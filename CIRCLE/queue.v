==> flow/design.v <==
module queue (
    input clk,
    input [255:0] in_data,
    input enqueue,
    output reg [255:0] out_data,
    output reg empty,
    input dequeue,
    output reg full
);
    reg [255:0] data [0:15];
    reg [3:0] front, rear;
    initial begin
        front = 0;
        rear = 0;
        empty = 1;
        full = 0;
    end
    always @(posedge clk) begin
        if (enqueue && !full) begin
            data[rear] <= in_data;
            rear <= rear + 1;
            empty <= 0;
            if (rear + 1 == front) full <= 1;
        end
        if (dequeue && !empty) begin
            out_data <= data[front];
            front <= front + 1;
            full <= 0;
            if (front + 1 == rear) empty <= 1;
        end
    end
endmodule
* Tool chain data of queue *
What the tools print for queue, step after step.
Line numbers count from 1 in the design file above.
Operators carry their Yosys type and port widths (W data, S select, Z words).
Library cell names are shortened.
A cell with -- has no value.

inputs
  top = queue
  clock = clk
  library = sky130hd
  timing corner = tt_025C_1v80

* Elaborated design *
Counts by Yosys on the flattened word-level netlist (proc, flatten, opt, wreduce; memories kept). Register bits leave out memories and registers merged into their read ports (data or address); mux counts leave out enables and synchronous resets folded into registers. Print and check cells are left out. Cells with the same type and inputs are merged into one.
Memory sizes are those after Yosys's memory passes, which may raise the word count (mostly to a power of two), join words into wider ones and drop unused or constant bits.

bit counts
  bits in registers = 10
  RAM bits = 4096
  word width x clocked read ports = 256
  memories = 1
  input port bits = 259
  output and inout port bits = 258
  elaborated cells = 20

operators by class
  $add $sub $neg = 2
  equal/unequal tests = 2
  muxes and demuxes = 6
  reductions and logical operators = 5

memories
  name  words  width  rd ports  wr ports  RTL line  text
  data  16     256    1         1         10        reg [255:0] data [0:15];

operators by type and width
  operator               count
  $mux W256              1
  $add A4 B1 Y5 const B  2
  $eq A5 B4 Y1           2
  $mux W4                1
  $mux W1                4
  $logic_and A1 B1 Y1    2
  $logic_not A1 Y1       2
  $reduce_and A2 Y1      1

* Longest topological paths *
Depth = most cells in a row (Yosys ltp): at word level without a register or memory, in the mapped netlist without a sequential cell, where the memories' decode and read muxes count.

logic depth
  word-level depth = 5
  ABC_AREA = 0
  gate-level depth with buffers = 8

* Mapped cells and area *
Yosys stat after the flow's synthesis: flattened, memories mapped to cells. It holds for the ABC_AREA given above (unset counts as 0); a run with the other value may have another netlist.
Totals and module areas in this step are rounded.

synthesis totals
  mapped cells = 7670
  cell area after synthesis = 160000 um^2
  sequential area = 130000 um^2
  mapped flip-flops = 4362

cells by type
  type      count
  edfxtp_1  4360
  mux4_2    512
  mux2i_1   1024
  a221oi_1  510
  a22oi_1   256
  o21ai_0   227
  nand2_1   262
  clkbuf_1  208
  buf_2     111
  buf_6     34
  buf_4     49
  o21ai_1   32
  buf_1     29
  ha_1      5
  nor2_1    12
  xnor2_1   5
  xor2_1    5
  dfxtp_1   2

Other cell types: 11; their cells: 27.

* Path before layout *
Source: OpenSTA report_checks on the synthesized netlist (no wires, ideal clock, input and output delay 20% of the period each), path of least setup slack; recovery checks are left aside. Register names are those of the netlist, which keeps one name where synthesis merged equal registers.

timing post-synthesis
  path kind = input -> register
  start = input port enqueue
  end = memory data[0][0]
  period = 24500 ps
  external input delay = 4900 ps
  library setup time = 1186 ps
  arrival time = 22665 ps
  required time = 23314 ps
  slack = 649 ps
  delay of the path = 18951 ps
  stages = 4
  synthesis period reached = 23851 ps

"delay of the path" is the arrival time less input delay plus setup time.
"stages" counts driving pins, that of a launching flip-flop among them; a cell with two outputs on the path counts twice.
"synthesis period reached" = period - worst setup slack (recovery checks aside). The figure is calculated, with input and output delays left at 20% of the set period.
The rows between start and end are the longest chain of elaborated cells between them; the timing report does not say that the signal goes this way. Where chains are equally long, one stands for them.
A line is the first line of the expression or statement that the cell stems from. Yosys adds cells for indexed reads and writes and turns some case tables into memories.
The path ends at the enable pin of a flip-flop; only ways to that pin are counted.

between the ends, post-synthesis
  cell sequence = nor2b_1 -> clkbuf_1 -> nand2_1 -> nor3_1
  length of the longest elaborated chain = 2

RTL lines, path post-synthesis
  what                 RTL line  text
  start, declared      4         input enqueue,
  $logic_and A1 B1 Y1  19        if (enqueue && !full) begin
  $mux W4              19
  end, declared        10        reg [255:0] data [0:15];

* Timing after layout *
From the final timing report of flow run A: the path of least setup slack in the routed layout; clock arrival at registers is part of the times.
The path's times are printed in steps of 10 ps; the period is the one set.

timing after layout
  path kind = input -> register
  start = input port enqueue
  end = memory data[5][117]
  period = 16600 ps
  external input delay = 3320 ps
  library setup time = 370 ps
  arrival time = 8020 ps
  required time = 17170 ps
  slack = 9150 ps
  stages = 7

The rows between start and end are the longest chain of elaborated cells between them; the timing report does not say that the signal goes this way. Where chains are equally long, one stands for them.
The path ends at the enable pin of a flip-flop; only ways to that pin are counted.

between the ends, after layout
  cell sequence = clkdlybuf4s50_1 -> nor2b_1 -> nand2_1 -> nor2_4 -> buf_4 -> buf_4 -> buf_4
  length of the longest elaborated chain = 2

RTL lines, path after layout
  what                 RTL line  text
  start, declared      4         input enqueue,
  $logic_and A1 B1 Y1  19        if (enqueue && !full) begin
  $mux W4              19
  end, declared        10        reg [255:0] data [0:15];

Stored flow runs of queue (2 of them; Yosys, OpenROAD, sky130hd). They differ in their settings and are not a sequence. Constraints: input delay and output delay 20% of the set period each, output load 0.01 pF.
By "period achieved" is meant the clock period of the run minus its worst setup slack. This is arithmetic on one report: input and output delays are still those of the set period (20% each).
"worst path time" is the time allowed to the run's worst setup path (the clock period less input and output delay, where it has them) less its slack. Clock arrival times count: a late capture clock shortens it, a late launch clock lengthens it.
"total design power" rests on the timing tool's default activity at the inputs, not on a simulated workload.
"worst path time" is given in steps of 10 ps.
Values from the reports are rounded here.
Settings: n/a = not set for that run.

setting or result                              flow run A         flow run B
period_ns                                      16.6               38.7
CORE_UTILIZATION                               35                 28
SETUP_SLACK_MARGIN                             3.48               -1.73
PLACE_DENSITY_LB_ADDON                         0.23               n/a
TNS_END_PERCENT                                15                 n/a
ABC_AREA                                       0                  n/a
SLEW_MARGIN                                    15                 20
MAX_ROUTING_LAYER                              met4               n/a
CAP_MARGIN                                     20                 20
CORE_MARGIN                                    2                  2
PLACE_DENSITY                                  n/a                0.53
GPL_TIMING_DRIVEN                              n/a                0
GPL_ROUTABILITY_DRIVEN                         n/a                0
CTS_CLUSTER_SIZE                               n/a                14
CTS_CLUSTER_DIAMETER                           n/a                26
post-synthesis cell area (um^2)                160000             160000
area of the die (um^2)                         470000             590000
standard-cell area of the final layout (um^2)  190000             220000
utilization of the finished layout (%)         41                 38
smallest setup slack (ps)                      9200               28000
sum of negative setup slack (ps)               0                  0
worst hold slack in the final report (ps)      630                670
total design power (uW)                        29000              18000
period achieved (ps)                           7448               11134
worst path time (ps)                           4130               3390
critical path type                             input -> register  input -> register
