==> flow/design.v <==
module regs (
    input clk,
    input [255:0] in_data,
    input writing,
    output reg [255:0] out_data
);
    reg [31:0] data [0:7];
    integer i;
    always @(posedge clk) begin
        if (writing) begin
            for (i = 0; i < 8; i = i + 1)
                data[i] <= in_data[(32*(8-i-1)+31)-:32];
        end
        for (i = 0; i < 8; i = i + 1)
            out_data[(32*(8-i-1)+31)-:32] <= data[i];
    end
endmodule
# --- Tool chain data of regs ---
# What the tools print for regs, step after step.
# Line numbers count from 1 in the design file above.
# Cell names lack the library's common part.
inputs:
  design: "regs"
  clk_port: "clk"
  lib: "sky130hd"
  lib_corner: "tt_025C_1v80"

# --- After elaboration ---
# Source: Yosys, flattened and elaborated. Widths are those after wreduce; folded enables and synchronous resets count as part of the registers. Registers that Yosys merges into a memory's read port (data or address) are not register bits. Print and check cells do not count. Equal cells are merged and count once.
bits:
  register_bits: 512
  in_bits: 258

# --- Depth ---
# Depth = most cells in a row (Yosys ltp): at word level without a register or memory, in the mapped netlist without a sequential cell, where the memories' decode and read muxes count.
logic_depth:
  ltp_word: 0
  abc_area: 0
  ltp_mapped: 0

# --- After synthesis ---
# The flow's flattened synthesis, as Yosys stat reports it; memories are mapped. The netlist is that of the ABC_AREA named above (0 if unset); the other value can give another one.
types:
  columns: ["type", "n"]
  rows:
  - ["edfxtp_1", 256]
  - ["dfxtp_1", 256]
synth_totals:
  cells: 512
  synth_area_um2: 12812.3
  seq_area_um2: 12812.3
  ffs: 512
  buf_cells: 0

# --- Worst setup path after synthesis ---
# OpenSTA on the mapped netlist: ideal clock, no wires. The path of least setup slack (recovery checks aside). Input and output delay are each 20% of the period. Register names are those of the netlist, which keeps one name where synthesis merged equal registers.
synth_path:
  path_kind: "register -> output"
  startpoint: "register out_data[0]"
  endpoint: "output out_data[0]"
  clock_period_ps: 748
  out_delay_ps: 150
  arrival_ps: 331
  required_time_ps: 598
  setup_slack_ps: 268
  path_delay_ps: 331
  stages: 1
  path_buffers: 0
  synth_period_reached_ps: 480
# "path_delay_ps" is the arrival time less input delay plus setup time.
# A path that ends at an output port has no setup time.
# "stages": output pins that drive a net of the path, with the launching flip-flop's if there is one; two outputs of one cell count as two.
# "synth_period_reached_ps" = period - worst setup slack (recovery checks aside). The figure is calculated, with input and output delays left at 20% of the set period.
synth_between:
  path_cell_list: "dfxtp_1"
  elab_chain_len: 0
  cone_cells: 0
  lines_between: 0
synth_rtl:
  columns: ["item", "line_no", "rtl"]
  rows:
  - ["start, declared", 5, "output reg [255:0] out_data"]
  - ["start, assigned", 15, "out_data[(32*(8-i-1)+31)-:32] <= data[i];"]
  - ["end, declared", 5, null]

# --- Timing after layout ---
# Path of least setup slack in the final report of job 1 (OpenROAD, finished layout, wires in). Where an end is a register, its clock arrival counts in the times.
# The path's times are printed in steps of 10 ps; the period is the one set.
layout_path:
  path_kind: "register -> output"
  startpoint: "register out_data[9]"
  endpoint: "output out_data[9]"
  clock_period_ps: 730
  out_delay_ps: 150
  arrival_ps: 1060
  required_time_ps: 580
  setup_slack_ps: -480
  stages: 2
  path_buffers: 1
layout_between:
  path_cell_list: "dfxtp_4 -> buf_6"
  elab_chain_len: 0
  cone_cells: 0
  lines_between: 0
layout_rtl:
  columns: ["item", "line_no", "rtl"]
  rows:
  - ["start, declared", 5, "output reg [255:0] out_data"]
  - ["start, assigned", 15, "out_data[(32*(8-i-1)+31)-:32] <= data[i];"]
  - ["end, declared", 5, null]

Subject: flow runs of regs

Hi,

Design regs on sky130hd. What follows are 2 stored runs of the flow, each under its own settings; their order means nothing. The constraints put input and output delay at 20% of the set period each and load the outputs with 0.01 pF.
"period_reached_ps" means the clock period less the worst setup slack. The figure is calculated, with input and output delays left at 20% of the set period.
"worst_path_allowed_less_slack_ps" is the time allowed to the run's worst setup path (the clock period less input and output delay, where it has them) less its slack. Clock arrival times count: a late capture clock shortens it, a late launch clock lengthens it.
"power_total_mw" rests on the timing tool's default activity at the inputs, not on a simulated workload.
"worst_path_allowed_less_slack_ps" is given in steps of 10 ps.

--- job 1 ---
==> flow/run.sh <==
#!/bin/bash
# the make line also repeats the synthesis and layout settings of config.mk as NAME=value (left out here)
make -C /OpenROAD-flow-scripts/flow DESIGN_CONFIG=/design/flow/config.mk WORK_HOME=/design/flow/orfs CLKGATE_MAP_FILE= finish
==> flow/config.mk <==
export PLATFORM = sky130hd
export DESIGN_NAME = regs
export DESIGN_NICKNAME = regs
export VERILOG_FILES = /design/flow/design.v
export SDC_FILE = /design/flow/constraint.sdc
export NUM_CORES = 4
export LEC_CHECK = 0
export CAP_MARGIN = 20
export CELL_PAD_IN_SITES_DETAIL_PLACEMENT = 1
export CORE_MARGIN = 2
export CORE_UTILIZATION = 32
export GPL_TIMING_DRIVEN = 1
export MIN_ROUTING_LAYER = met2
export PLACE_DENSITY_LB_ADDON = 0.16
export SETUP_SLACK_MARGIN = 0.0
export SLEW_MARGIN = 20
export TNS_END_PERCENT = 55
==> flow/constraint.sdc <==
create_clock -name core_clock -period 0.73 [get_ports {clk}]
set_input_delay 0.1460 -clock core_clock [delete_from_list [all_inputs] [get_ports {clk}]]
set_output_delay 0.1460 -clock core_clock [all_outputs]
set_load 0.01 [all_outputs]

==> results, as YAML <==
results:
  die_um2: 41654.8
  period_reached_ps: 1207
  power_total_mw: 64.806
  fin_util_pct: 52.0
  hold_worst_slack_ps: 101
  worst_path_allowed_less_slack_ps: 1060
  worst_path_kind: "register -> output"
  setupTns_ps: -107056
  synth_area_um2: 12812.3
  final_cell_area_um2: 20628.5
  worstSetupSlack_ps: -477

--- job 2 ---
==> flow/run.sh <==
#!/bin/bash
# the make line also repeats the synthesis and layout settings of config.mk as NAME=value (left out here)
make -C /OpenROAD-flow-scripts/flow DESIGN_CONFIG=/design/flow/config.mk WORK_HOME=/design/flow/orfs CLKGATE_MAP_FILE= finish
==> flow/config.mk <==
export PLATFORM = sky130hd
export DESIGN_NAME = regs
export DESIGN_NICKNAME = regs
export VERILOG_FILES = /design/flow/design.v
export SDC_FILE = /design/flow/constraint.sdc
export NUM_CORES = 4
export LEC_CHECK = 0
export CAP_MARGIN = 40
export CELL_PAD_IN_SITES_GLOBAL_PLACEMENT = 0
export CORE_ASPECT_RATIO = 1.74
export CORE_MARGIN = 7
export CORE_UTILIZATION = 16
export CTS_CLUSTER_SIZE = 19
export HOLD_SLACK_MARGIN = -0.03
export MIN_ROUTING_LAYER = met1
export PLACE_DENSITY = 0.65
export SETUP_SLACK_MARGIN = 0.1
export SLEW_MARGIN = 5
==> flow/constraint.sdc <==
create_clock -name core_clock -period 0.87 [get_ports {clk}]
set_input_delay 0.1740 -clock core_clock [delete_from_list [all_inputs] [get_ports {clk}]]
set_output_delay 0.1740 -clock core_clock [all_outputs]
set_load 0.01 [all_outputs]

==> results, as YAML <==
results:
  die_um2: 88502.0
  period_reached_ps: 1238
  power_total_mw: 52.807
  fin_util_pct: 27.0
  hold_worst_slack_ps: 80
  worst_path_allowed_less_slack_ps: 1060
  worst_path_kind: "register -> output"
  setupTns_ps: -79362
  synth_area_um2: 12812.3
  final_cell_area_um2: 21361.7
  worstSetupSlack_ps: -368

Regards
